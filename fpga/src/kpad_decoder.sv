==> flow/design.v <==
module kpad_decoder (
	input logic 		  clk,
	input logic 		  reset,
	input logic 	[3:0] col,
	input logic 	[3:0] row,
	input logic 		  enable, 
	output logic 	[3:0] s1,
	output logic 	[3:0] s2
	);
	logic [3:0] next_number;
	always_ff @(posedge clk, negedge reset) begin
		if (reset == 0) begin
			s1 <= 4'b0000;
			s2 <= 4'b0000;
		end
		else if (enable) begin		 
			s1 <= next_number;
			s2 <= s1;
		end
	end
    always_comb
        case({row, col})
			{4'b0001, 4'b0001}: next_number = 4'b0001;		 
			{4'b0001, 4'b0010}: next_number = 4'b0010;		 
			{4'b0001, 4'b0100}: next_number = 4'b0011;		 
			{4'b0001, 4'b1000}: next_number = 4'b1010;		 
			{4'b0010, 4'b0001}: next_number = 4'b0100;		 
			{4'b0010, 4'b0010}: next_number = 4'b0101;
			{4'b0010, 4'b0100}: next_number = 4'b0110;
			{4'b0010, 4'b1000}: next_number = 4'b1011;
			{4'b0100, 4'b0001}: next_number = 4'b0111;		 
			{4'b0100, 4'b0010}: next_number = 4'b1000;
			{4'b0100, 4'b0100}: next_number = 4'b1001;
			{4'b0100, 4'b1000}: next_number = 4'b1100;
			{4'b1000, 4'b0001}: next_number = 4'b1110;		 
			{4'b1000, 4'b0010}: next_number = 4'b0000;
			{4'b1000, 4'b0100}: next_number = 4'b1111;
			{4'b1000, 4'b1000}: next_number = 4'b1101;
            default: next_number = 4'b0000;
        endcase
endmodule
Reports on kpad_decoder
Tool output for the design above, in the order of the flow.
Lines are those of the file above, counted from 1.
Operators carry their Yosys type and port widths (W data, S select, Z words).
Cell names lack the library's common part.
{"block": "setup", "top": "kpad_decoder", "clock_port": "clk", "cell_library": "sky130hd", "lib_corner": "tt_025C_1v80"}

Word-level counts
Source: Yosys, flattened and elaborated, memories not mapped. Widths are those after wreduce; folded enables and synchronous resets count as part of the registers. Registers that Yosys merges into a memory's read port (data or address) are not register bits. Print and check cells do not count. Equal cells are merged and count once.
{"block": "bits", "register_bits": 8, "latchBits": 0, "ram_bits": 0, "romBits": 0, "clocked_rd_ports_x_width": 0, "memories": 0, "inputBits": 11, "out_inout_bits": 8, "elab_cells": 18}
{"block": "classes", "n_addsub": 0, "n_mul": 0, "n_div": 0, "compare": 0, "n_eq": 15, "shifts": 0, "mux": 1, "logic": 0, "n_reduce_logical": 0}
{"block": "ops", "operator": "$pmux W4 S15", "n": 1}
{"block": "ops", "operator": "$eq A8 B5 Y1 const B", "n": 4}
{"block": "ops", "operator": "$eq A8 B6 Y1 const B", "n": 4}
{"block": "ops", "operator": "$eq A8 B7 Y1 const B", "n": 4}
{"block": "ops", "operator": "$eq A8 B8 Y1 const B", "n": 3}

Logic depth
Longest topological path by Yosys (ltp), each cell counted once; first at word level (registers and memories cut), then after technology mapping (sequential cells cut; the memories' decode and read muxes count).
{"block": "logic_depth", "ltp_word": 2, "ABC_AREA": 0, "mapped_depth": 5, "depth_no_buf": 4}

After synthesis
Source: synth_stat.txt of the flow (Yosys; design flattened, memories mapped). It holds for the ABC_AREA given above (unset counts as 0); a run with the other value may have another netlist.
{"block": "by_type", "cell_type": "dfrtp_1", "n": 8, "area_total_um2": 200.192}
{"block": "by_type", "cell_type": "mux2_2", "n": 4, "area_total_um2": 45.043}
{"block": "by_type", "cell_type": "buf_4", "n": 5, "area_total_um2": 37.536}
{"block": "by_type", "cell_type": "xor2_1", "n": 4, "area_total_um2": 35.034}
{"block": "by_type", "cell_type": "nor4b_2", "n": 2, "area_total_um2": 30.029}
{"block": "by_type", "cell_type": "a32oi_1", "n": 3, "area_total_um2": 26.275}
{"block": "by_type", "cell_type": "nand4b_1", "n": 3, "area_total_um2": 26.275}
{"block": "by_type", "cell_type": "nand4_1", "n": 4, "area_total_um2": 25.024}
{"block": "by_type", "cell_type": "nor2_1", "n": 6, "area_total_um2": 22.522}
{"block": "by_type", "cell_type": "o32a_1", "n": 2, "area_total_um2": 20.019}
{"block": "by_type", "cell_type": "o22a_1", "n": 2, "area_total_um2": 17.517}
{"block": "by_type", "cell_type": "o41ai_1", "n": 2, "area_total_um2": 17.517}
{"block": "by_type", "cell_type": "xor2_2", "n": 1, "area_total_um2": 16.266}
{"block": "by_type", "cell_type": "and4bb_1", "n": 1, "area_total_um2": 12.512}
{"block": "by_type", "cell_type": "and4bb_2", "n": 1, "area_total_um2": 12.512}
{"block": "by_type", "cell_type": "nor2b_1", "n": 2, "area_total_um2": 12.512}
{"block": "by_type", "cell_type": "nor3b_2", "n": 1, "area_total_um2": 12.512}
{"block": "by_type", "cell_type": "o211ai_2", "n": 1, "area_total_um2": 12.512}
Not listed: further types 17, cells in them 24.
{"block": "synth_totals", "stdcells": 76, "yosys_area_um2": 721.9, "sequential_area_um2": 200.2, "ffs": 8, "buffers": 9}

Worst setup path after synthesis
Path of least setup slack by OpenSTA after synthesis, without wires, with an ideal clock, recovery checks aside; 20% of the period is set as input and as output delay. Where synthesis merged equal registers, the netlist keeps one of their names.
{"block": "synth_path", "kind": "in2reg", "from": "in col[0]", "to": "reg s1[1]", "clock_period_ps": 1510, "in_delay_ps": 302, "setup_ps": 126, "t_first_pin_ps": 302, "t_arrival_ps": 1158, "t_required_ps": 1384, "setup_slack_ps": 226, "delay_ps": 982, "stages": 5, "n_path_buf": 1, "synth_period_reached_ps": 1284}
"delay_ps" is the arrival time less input delay plus setup time.
"stages": output pins that drive a net of the path, with the launching flip-flop's if there is one; two outputs of one cell count as two.
"synth_period_reached_ps" = period - worst setup slack (recovery checks aside). The figure is calculated, with input and output delays left at 20% of the set period.
The rows between start and end are the longest chain of elaborated cells between them; the timing report does not say that the signal goes this way. Where chains are equally long, one stands for them.
Each line given opens the expression or statement behind the cell; cells for indexed reads and writes are added by Yosys, which also makes memories of some case tables.
{"block": "synth_between", "cell_sequence": "buf_4 -> and4bb_2 -> o21ai_1 -> a21oi_1 -> o32a_1", "elab_chain_len": 2, "cells_between": 16, "lines_between": 1, "classes_between": "eq/ne (15); mux (1)"}
{"block": "synth_lines", "element": "start: declaration", "line_no": 4, "source": "input logic [3:0] col,"}
{"block": "synth_lines", "element": "$eq A8 B8 Y1", "line_no": 22, "source": "case({row, col})"}
{"block": "synth_lines", "element": "$pmux W4 S15", "line_no": 22}
{"block": "synth_lines", "element": "end: assignment", "line_no": 13, "source": "s1 <= 4'b0000;"}
{"block": "synth_lines", "element": "end: assignment", "line_no": 17, "source": "s1 <= next_number;"}
{"block": "synth_lines", "element": "end: declaration", "line_no": 7, "source": "output logic [3:0] s1,"}

Path in the finished layout
Path of least setup slack in the final report of stored run 1 (OpenROAD, finished layout, wires in). Where an end is a register, its clock arrival counts in the times.
The path's times are printed in steps of 10 ps; the period is the one set.
{"block": "layout_path", "kind": "in2reg", "from": "in row[2]", "to": "reg s1[0]", "clock_period_ps": 833, "in_delay_ps": 170, "setup_ps": 110, "t_first_pin_ps": 170, "t_arrival_ps": 1330, "t_required_ps": 1000, "setup_slack_ps": -330, "stages": 6, "n_path_buf": 2}
The rows between start and end are the longest chain of elaborated cells between them; the timing report does not say that the signal goes this way. Where chains are equally long, one stands for them.
{"block": "layout_between", "cell_sequence": "buf_8 -> buf_4 -> xor2_1 -> a32oi_1 -> nor4_2 -> o32a_1", "elab_chain_len": 2, "cells_between": 16, "lines_between": 1, "classes_between": "eq/ne (15); mux (1)"}
{"block": "layout_lines", "element": "start: declaration", "line_no": 5, "source": "input logic [3:0] row,"}
{"block": "layout_lines", "element": "$eq A8 B8 Y1", "line_no": 22, "source": "case({row, col})"}
{"block": "layout_lines", "element": "$pmux W4 S15", "line_no": 22}
{"block": "layout_lines", "element": "end: assignment", "line_no": 13, "source": "s1 <= 4'b0000;"}
{"block": "layout_lines", "element": "end: assignment", "line_no": 17, "source": "s1 <= next_number;"}
{"block": "layout_lines", "element": "end: declaration", "line_no": 7, "source": "output logic [3:0] s1,"}

Subject: kpad_decoder on sky130hd, stored results

Hello all,

kpad_decoder through Yosys and OpenROAD on sky130hd: 2 stored runs, unordered, with their settings and measured results. The constraints put input and output delay at 20% of the set period each and load the outputs with 0.01 pF.
"timing.achieved_period_ps": clock period set for the run, less the worst setup slack. It is reckoned from that one timing run; input and output delays stay at 20% of the period that was set.
"worst_path_ps" = time allowed to the worst setup path (clock period - input delay - output delay, where it has them) - its slack; a late launch clock adds to it, a late capture clock takes from it.
By "totalPower_uw" is meant OpenSTA's value without simulated activity: inputs other than the clock are taken to toggle once in ten clock periods, and the tool carries that through the logic.
"worst_path_ps" is given in steps of 10 ps.

{"run": "stored run 1", "settings": { "period_ns": 0.833, "CORE_UTILIZATION": 33, "PLACE_DENSITY_LB_ADDON": 0.18, "CELL_PAD_IN_SITES_DETAIL_PLACEMENT": 1, "GPL_ROUTABILITY_DRIVEN": 0, "CTS_CLUSTER_SIZE": 24, "SLEW_MARGIN": 40, "MIN_ROUTING_LAYER": "met2", "MAX_ROUTING_LAYER": "met4", "CAP_MARGIN": 20, "CORE_MARGIN": 2 }, "results": { "totalPower_uw": 1429, "die_footprint_um2": 2577.6, "fin_ws_ps": -330, "timing.achieved_period_ps": 1163, "final_setup_tns_ps": -2407, "layout_utilization_pct": 64.2, "worst_path_ps": 1000, "critical_path_kind": "in2reg", "synthesis_area_um2": 721.9, "finalCellArea_um2": 1298.8 }}
{"run": "stored run 2", "settings": { "period_ns": 2.16, "CORE_UTILIZATION": 47, "PLACE_DENSITY": 0.91, "CORE_MARGIN": 2, "CAP_MARGIN": 40, "SLEW_MARGIN": 20 }, "results": { "totalPower_uw": 429, "die_footprint_um2": 1865.4, "fin_ws_ps": 265, "timing.achieved_period_ps": 1895, "final_setup_tns_ps": 0, "layout_utilization_pct": 62.0, "worst_path_ps": 1460, "critical_path_kind": "in2reg", "synthesis_area_um2": 721.9, "finalCellArea_um2": 912.1 }}

Thanks
