==> flow/design.v <==
module kpad_fsm (
	input logic			  clk,
	input logic			  reset, 
	input logic		[3:0] col, 
	output logic	[3:0] row,
	output logic 	[3:0] row_pressed, 
	output logic 		  enable
	);
	typedef enum logic [4:0] {	 
		r0, r1, r2, r3,			 
		p0, p1, p2, p3,			 
		s0, s1, s2, s3,			 
		e0, e1, e2, e3,			 
		w0, w1, w2, w3			 
	} state_t;
	state_t state, next_state;
	always_ff @(posedge clk, negedge reset) begin
		if (reset == 0) begin
			state <= r0;		 
		end
		else begin
			state <= next_state;
		end
	end
	logic press;
	assign press = col[0] ^ col[1] ^ col[2] ^ col[3];
	logic [3:0] first_col;
	always_ff @(posedge clk) begin
		if(reset == 0) begin
			first_col <= 4'b0000;
		end
		else if (enable) begin
			first_col <= col;
		end
	end
	logic oneCol;
	assign oneCol = (col & first_col) != 4'b0000;
	always_comb
		case(state)
			r0: begin
					if (press == 1) next_state = p0;  
					else next_state = r1;		
				end
			r1: begin
					if (press == 1) next_state = p1;
					else next_state = r2;
				end
			r2: begin
					if (press == 1) next_state = p2;
					else next_state = r3;
				end
			r3: begin
					if (press == 1) next_state = p3;
					else next_state = r0;
				end
			p2: next_state = s2;		 
			s2: next_state = e2; 		 
			e2: next_state = w2;		 
			w2: begin
					if (oneCol) next_state = w2;
					else next_state = r2;
				end
			p3: next_state = s3;
			s3: next_state = e3;
			e3: next_state = w3;
			w3: begin
					if (oneCol) next_state = w3;
					else next_state = r3;
				end
			p0: next_state = s0;
			s0: next_state = e0;
			e0: next_state = w0;
			w0: begin
					if (oneCol) next_state = w0;
					else next_state = r0;
				end
			p1: next_state = s1;
			s1: next_state = e1;
			e1: next_state = w1;
			w1: begin
					if (oneCol) next_state = w1;
					else next_state = r1;
				end
			default: next_state = r0;	 
		endcase
	always_comb begin
		if 		((state == r0) || (state == p2) || (state == s2) || (state == e2) || (state == w2)) row = 4'b0100; 	 
		else if ((state == r1) || (state == p3) || (state == s3) || (state == e3) || (state == w3)) row = 4'b1000;	
		else if ((state == r2) || (state == p0) || (state == s0) || (state == e0) || (state == w0)) row = 4'b0001;
		else if ((state == r3) || (state == p1) || (state == s1) || (state == e1) || (state == w1)) row = 4'b0010;
		else row = 4'b0001;
	end
	assign row_pressed = row;
	assign enable = (state == e0) | (state == e1) | (state == e2) | (state == e3);	 
endmodule
# Reports on kpad_fsm
# The steps from the RTL of kpad_fsm to its reports follow in flow order.
# Line numbers count from 1 in the design file above.
# The mark -- stands for no value.
dict set report setup {
  top {kpad_fsm}
  clock_port {clk}
  library {sky130hd}
  lib_corner {tt_025C_1v80}
}

# Word-level counts
# Yosys after proc, flatten, opt, wreduce and memory -nomap, before mapping. Enables and synchronous resets that opt folds into registers are not counted as muxes. Memory bits, and registers merged into a memory's read port (data or address), are not among the register bits. Print and check cells are not counted. Equal cells are merged and count once.
dict set report bits {
  register_bits 9
  input_bits 6
  output_inout_bits 9
  elab_cells 59
}
dict set report op_classes {
  n_eq 19
  n_mux 13
  logic 7
  reduce_and_logical 18
}
# cell n
set ops {}
lappend ops {{case mux 5 bit (select 20 bit)} 1}
lappend ops {{equality test 5 x 4 -> 1 bit with constant B} 8}
lappend ops {{equality test 5 x 3 -> 1 bit with constant B} 4}
lappend ops {{equality test 5 bit with constant B} 4}
lappend ops {{two-way mux 5 bit} 4}
lappend ops {{logical OR 1 bit} 16}
lappend ops {{two-way mux 3 bit} 4}
lappend ops {{equality test 5 x 2 -> 1 bit with constant B} 2}
lappend ops {{two-way mux 4 bit} 2}
lappend ops {{equality test 5 x 1 -> 1 bit with constant B} 1}
lappend ops {{logical NOT 5 bit} 1}
lappend ops {{AND 4 bit} 1}
lappend ops {{nonzero test 4 bit} 1}
lappend ops {{two-way mux 2 bit} 2}
lappend ops {{OR 1 bit} 3}
lappend ops {{XOR 1 bit} 3}

# Longest topological paths
# Depth = most cells in a row (Yosys ltp): at word level without a register or memory, in the mapped netlist without a sequential cell, where the memories' decode and read muxes count.
dict set report depth {
  ltp_word 9
  ABC_AREA 0
  ltp_mapped 4
  depth_no_buf 3
}

# Mapped cells and area
# Source: synth_stat.txt of the flow (Yosys; design flattened, memories mapped). It holds for the ABC_AREA given above (unset counts as 0); a run with the other value may have another netlist.
# cell_type n area_total_um2
set by_type {}
lappend by_type {sky130_fd_sc_hd__dfrtp_1 19 475.456}
lappend by_type {sky130_fd_sc_hd__dfxtp_1 4 80.077}
lappend by_type {sky130_fd_sc_hd__mux2i_1 4 40.038}
lappend by_type {sky130_fd_sc_hd__a22o_1 4 35.034}
lappend by_type {sky130_fd_sc_hd__and2_1 5 31.28}
lappend by_type {sky130_fd_sc_hd__buf_4 4 30.029}
lappend by_type {sky130_fd_sc_hd__dfstp_2 1 26.275}
lappend by_type {sky130_fd_sc_hd__nor2b_1 4 25.024}
lappend by_type {sky130_fd_sc_hd__a21o_1 3 22.522}
lappend by_type {sky130_fd_sc_hd__nor4_4 1 21.27}
lappend by_type {sky130_fd_sc_hd__xnor2_1 2 17.517}
lappend by_type {sky130_fd_sc_hd__xor2_1 2 17.517}
lappend by_type {sky130_fd_sc_hd__a22oi_1 2 15.014}
lappend by_type {sky130_fd_sc_hd__nor2_1 4 15.014}
lappend by_type {sky130_fd_sc_hd__or4_1 2 15.014}
lappend by_type {sky130_fd_sc_hd__nor3_1 2 10.01}
lappend by_type {sky130_fd_sc_hd__a21o_2 1 8.758}
lappend by_type {sky130_fd_sc_hd__and3b_1 1 8.758}
# Not listed: further types 4, cells in them 5.
dict set report synth_totals {
  cell_count 70
  mapped_area_um2 919.6
  seq_area_um2 581.8
  ffs 24
  n_buf 4
}

# Worst setup path after synthesis
# Path of least setup slack by OpenSTA after synthesis, without wires, with an ideal clock, recovery checks aside; 20% of the period is set as input and as output delay. Where synthesis merged equal registers, the netlist keeps one of their names.
dict set report synth_timing {
  path_kind {reg2out}
  from {reg state}
  to {out row_pressed[1]}
  tclk_ns 2.5
  launch_ns 0.000
  t_arrival_ns 1.572
  required_time_ns 2.000
  setup_slack_ns 0.428
  delay_ns 1.572
  path_stages 4
  path_buffers 1
  period_less_setup_slack_ns 2.072
}
# "delay_ns" = arrival - input delay + setup time.
# A path that ends at an output port has no setup time.
# "path_stages" counts driving pins, that of a launching flip-flop among them; a cell with two outputs on the path counts twice.
# "period_less_setup_slack_ns" is the clock period less the worst setup slack; recovery checks do not enter. This is arithmetic on one report: input and output delays are still those of the set period (20% each).
# Where an end lacks its bit number, it is one bit of the signal, or one of the new flip-flops if synthesis recoded a state register.
# The rows between start and end are the longest chain of elaborated cells between them; the timing report does not say that the signal goes this way. Where chains are equally long, one stands for them.
# Each line given opens the expression or statement behind the cell; cells for indexed reads and writes are added by Yosys, which also makes memories of some case tables.
dict set report synth_via {
  cell_sequence {sky130_fd_sc_hd__dfrtp_1 -> sky130_fd_sc_hd__or4_1 -> sky130_fd_sc_hd__nor4_1 -> sky130_fd_sc_hd__buf_4}
  elab_chain_len 9
}
# item line_no
set synth_lines {}
lappend synth_lines {{start, declared} 16} ;# state_t state, next_state;
lappend synth_lines {{start, assigned} 19} ;# state <= r0;
lappend synth_lines {{start, assigned} 22} ;# state <= next_state;
lappend synth_lines {{equality test 5 x 2 -> 1 bit} 90} ;# else if ((state == r3) || (state == p1) || (state == s1) || (state == e1) || (state == w1)) row = 4'b0010;
lappend synth_lines {{logical OR 1 bit (4 in a row)} 90}
lappend synth_lines {{two-way mux 2 bit} 90}
lappend synth_lines {{two-way mux 2 bit} 89} ;# else if ((state == r2) || (state == p0) || (state == s0) || (state == e0) || (state == w0)) row = 4'b0001;
lappend synth_lines {{two-way mux 4 bit} 88} ;# else if ((state == r1) || (state == p3) || (state == s3) || (state == e3) || (state == w3)) row = 4'b1000;
lappend synth_lines {{two-way mux 4 bit} 87} ;# if ((state == r0) || (state == p2) || (state == s2) || (state == e2) || (state == w2)) row = 4'b0100;
lappend synth_lines {{end, declared} 6} ;# output logic [3:0] row_pressed,
# Nets of the timed path that keep an RTL name, with a line that drives or declares them; the list need not be complete.
# signal line_no
set synth_named_nets {}
lappend synth_named_nets {row[1] 87}

# Worst path after layout
# Path of least setup slack in the final report of run 1 (OpenROAD, finished layout, wires in). Where an end is a register, its clock arrival counts in the times.
dict set report layout_timing {
  path_kind {reg2out}
  from {reg state}
  to {out row[0]}
  tclk_ns 3.55
  launch_ns 0.27
  t_arrival_ns 2.23
  required_time_ns 2.84
  setup_slack_ns 0.61
  path_stages 5
  path_buffers 1
}
# Where an end lacks its bit number, it is one bit of the signal, or one of the new flip-flops if synthesis recoded a state register.
# The rows between start and end are the longest chain of elaborated cells between them; the timing report does not say that the signal goes this way. Where chains are equally long, one stands for them.
dict set report layout_via {
  cell_sequence {sky130_fd_sc_hd__dfrtp_1 -> sky130_fd_sc_hd__or4_1 -> sky130_fd_sc_hd__o211ai_1 -> sky130_fd_sc_hd__and3b_1 -> sky130_fd_sc_hd__clkdlybuf4s50_1}
  elab_chain_len 9
}
# item line_no
set layout_lines {}
lappend layout_lines {{start, declared} 16} ;# state_t state, next_state;
lappend layout_lines {{start, assigned} 19} ;# state <= r0;
lappend layout_lines {{start, assigned} 22} ;# state <= next_state;
lappend layout_lines {{equality test 5 x 2 -> 1 bit} 90} ;# else if ((state == r3) || (state == p1) || (state == s1) || (state == e1) || (state == w1)) row = 4'b0010;
lappend layout_lines {{logical OR 1 bit (4 in a row)} 90}
lappend layout_lines {{two-way mux 2 bit} 90}
lappend layout_lines {{two-way mux 2 bit} 89} ;# else if ((state == r2) || (state == p0) || (state == s0) || (state == e0) || (state == w0)) row = 4'b0001;
lappend layout_lines {{two-way mux 4 bit} 88} ;# else if ((state == r1) || (state == p3) || (state == s3) || (state == e3) || (state == w3)) row = 4'b1000;
lappend layout_lines {{two-way mux 4 bit} 87} ;# if ((state == r0) || (state == p2) || (state == s2) || (state == e2) || (state == w2)) row = 4'b0100;
lappend layout_lines {{end, declared} 5} ;# output logic [3:0] row,

Add stored flow runs of kpad_fsm

Top module kpad_fsm; platform sky130hd; tools Yosys and OpenROAD; 2 stored runs in no particular order. Input and output delays are each 20% of the period that was set; the output load is 0.01 pF.
By "timing.achieved_period_ns" is meant the clock period of the run minus its worst setup slack. This is arithmetic on one report: input and output delays are still those of the set period (20% each).
"worst_path_time_ns" = time allowed to the worst setup path (clock period - input delay - output delay, where it has them) - its slack; a late launch clock adds to it, a late capture clock takes from it.

# run 1
==> flow/run.sh <==
#!/bin/bash
# the make line also repeats the synthesis and layout settings of config.mk as NAME=value (left out here)
make -C /OpenROAD-flow-scripts/flow DESIGN_CONFIG=/design/flow/config.mk WORK_HOME=/design/flow/orfs CLKGATE_MAP_FILE= finish
==> flow/config.mk <==
export PLATFORM = sky130hd
export DESIGN_NAME = kpad_fsm
export DESIGN_NICKNAME = kpad_fsm
export VERILOG_FILES = /design/flow/design.v
export SDC_FILE = /design/flow/constraint.sdc
export NUM_CORES = 4
export LEC_CHECK = 0
export CAP_MARGIN = 20
export CELL_PAD_IN_SITES_DETAIL_PLACEMENT = 1
export CELL_PAD_IN_SITES_GLOBAL_PLACEMENT = 1
export CORE_ASPECT_RATIO = 1.89
export CORE_MARGIN = 2
export CORE_UTILIZATION = 22
export CTS_CLUSTER_DIAMETER = 297
export CTS_CLUSTER_SIZE = 10
export GPL_TIMING_DRIVEN = 1
export HOLD_SLACK_MARGIN = -0.08
export PLACE_DENSITY_LB_ADDON = 0.13
export SETUP_SLACK_MARGIN = -0.33
export SLEW_MARGIN = 20
==> flow/constraint.sdc <==
create_clock -name core_clock -period 3.55 [get_ports {clk}]
set_input_delay 0.7100 -clock core_clock [delete_from_list [all_inputs] [get_ports {clk}]]
set_output_delay 0.7100 -clock core_clock [all_outputs]
set_load 0.01 [all_outputs]

==> run 1: results <==
worst_path_time_ns=2.23
timing.worst_path_kind="reg2out"
setup_ws_ns=0.614
ws_hold_ns=0.378
timing.achieved_period_ns=2.936
fin_tns_ns=0.000
post_synth_area_um2=919.6
design_die_area_um2=4739.9
final_cell_area_um2=1156.1
util_pct=28.6

# run 2
==> flow/run.sh <==
#!/bin/bash
# the make line also repeats the synthesis and layout settings of config.mk as NAME=value (left out here)
make -C /OpenROAD-flow-scripts/flow DESIGN_CONFIG=/design/flow/config.mk WORK_HOME=/design/flow/orfs CLKGATE_MAP_FILE= finish
==> flow/config.mk <==
export PLATFORM = sky130hd
export DESIGN_NAME = kpad_fsm
export DESIGN_NICKNAME = kpad_fsm
export VERILOG_FILES = /design/flow/design.v
export SDC_FILE = /design/flow/constraint.sdc
export NUM_CORES = 4
export LEC_CHECK = 0
export ABC_AREA = 0
export CAP_MARGIN = 20
export CELL_PAD_IN_SITES_DETAIL_PLACEMENT = 0
export CORE_MARGIN = 2
export CORE_UTILIZATION = 71
export MIN_ROUTING_LAYER = met1
export PLACE_DENSITY_LB_ADDON = 0.18
export SETUP_SLACK_MARGIN = 0.22
export SLEW_MARGIN = 20
==> flow/constraint.sdc <==
create_clock -name core_clock -period 2.07 [get_ports {clk}]
set_input_delay 0.4140 -clock core_clock [delete_from_list [all_inputs] [get_ports {clk}]]
set_output_delay 0.4140 -clock core_clock [all_outputs]
set_load 0.01 [all_outputs]

==> run 2: results <==
outcome="did not finish, placement stopped with DPL-0033"
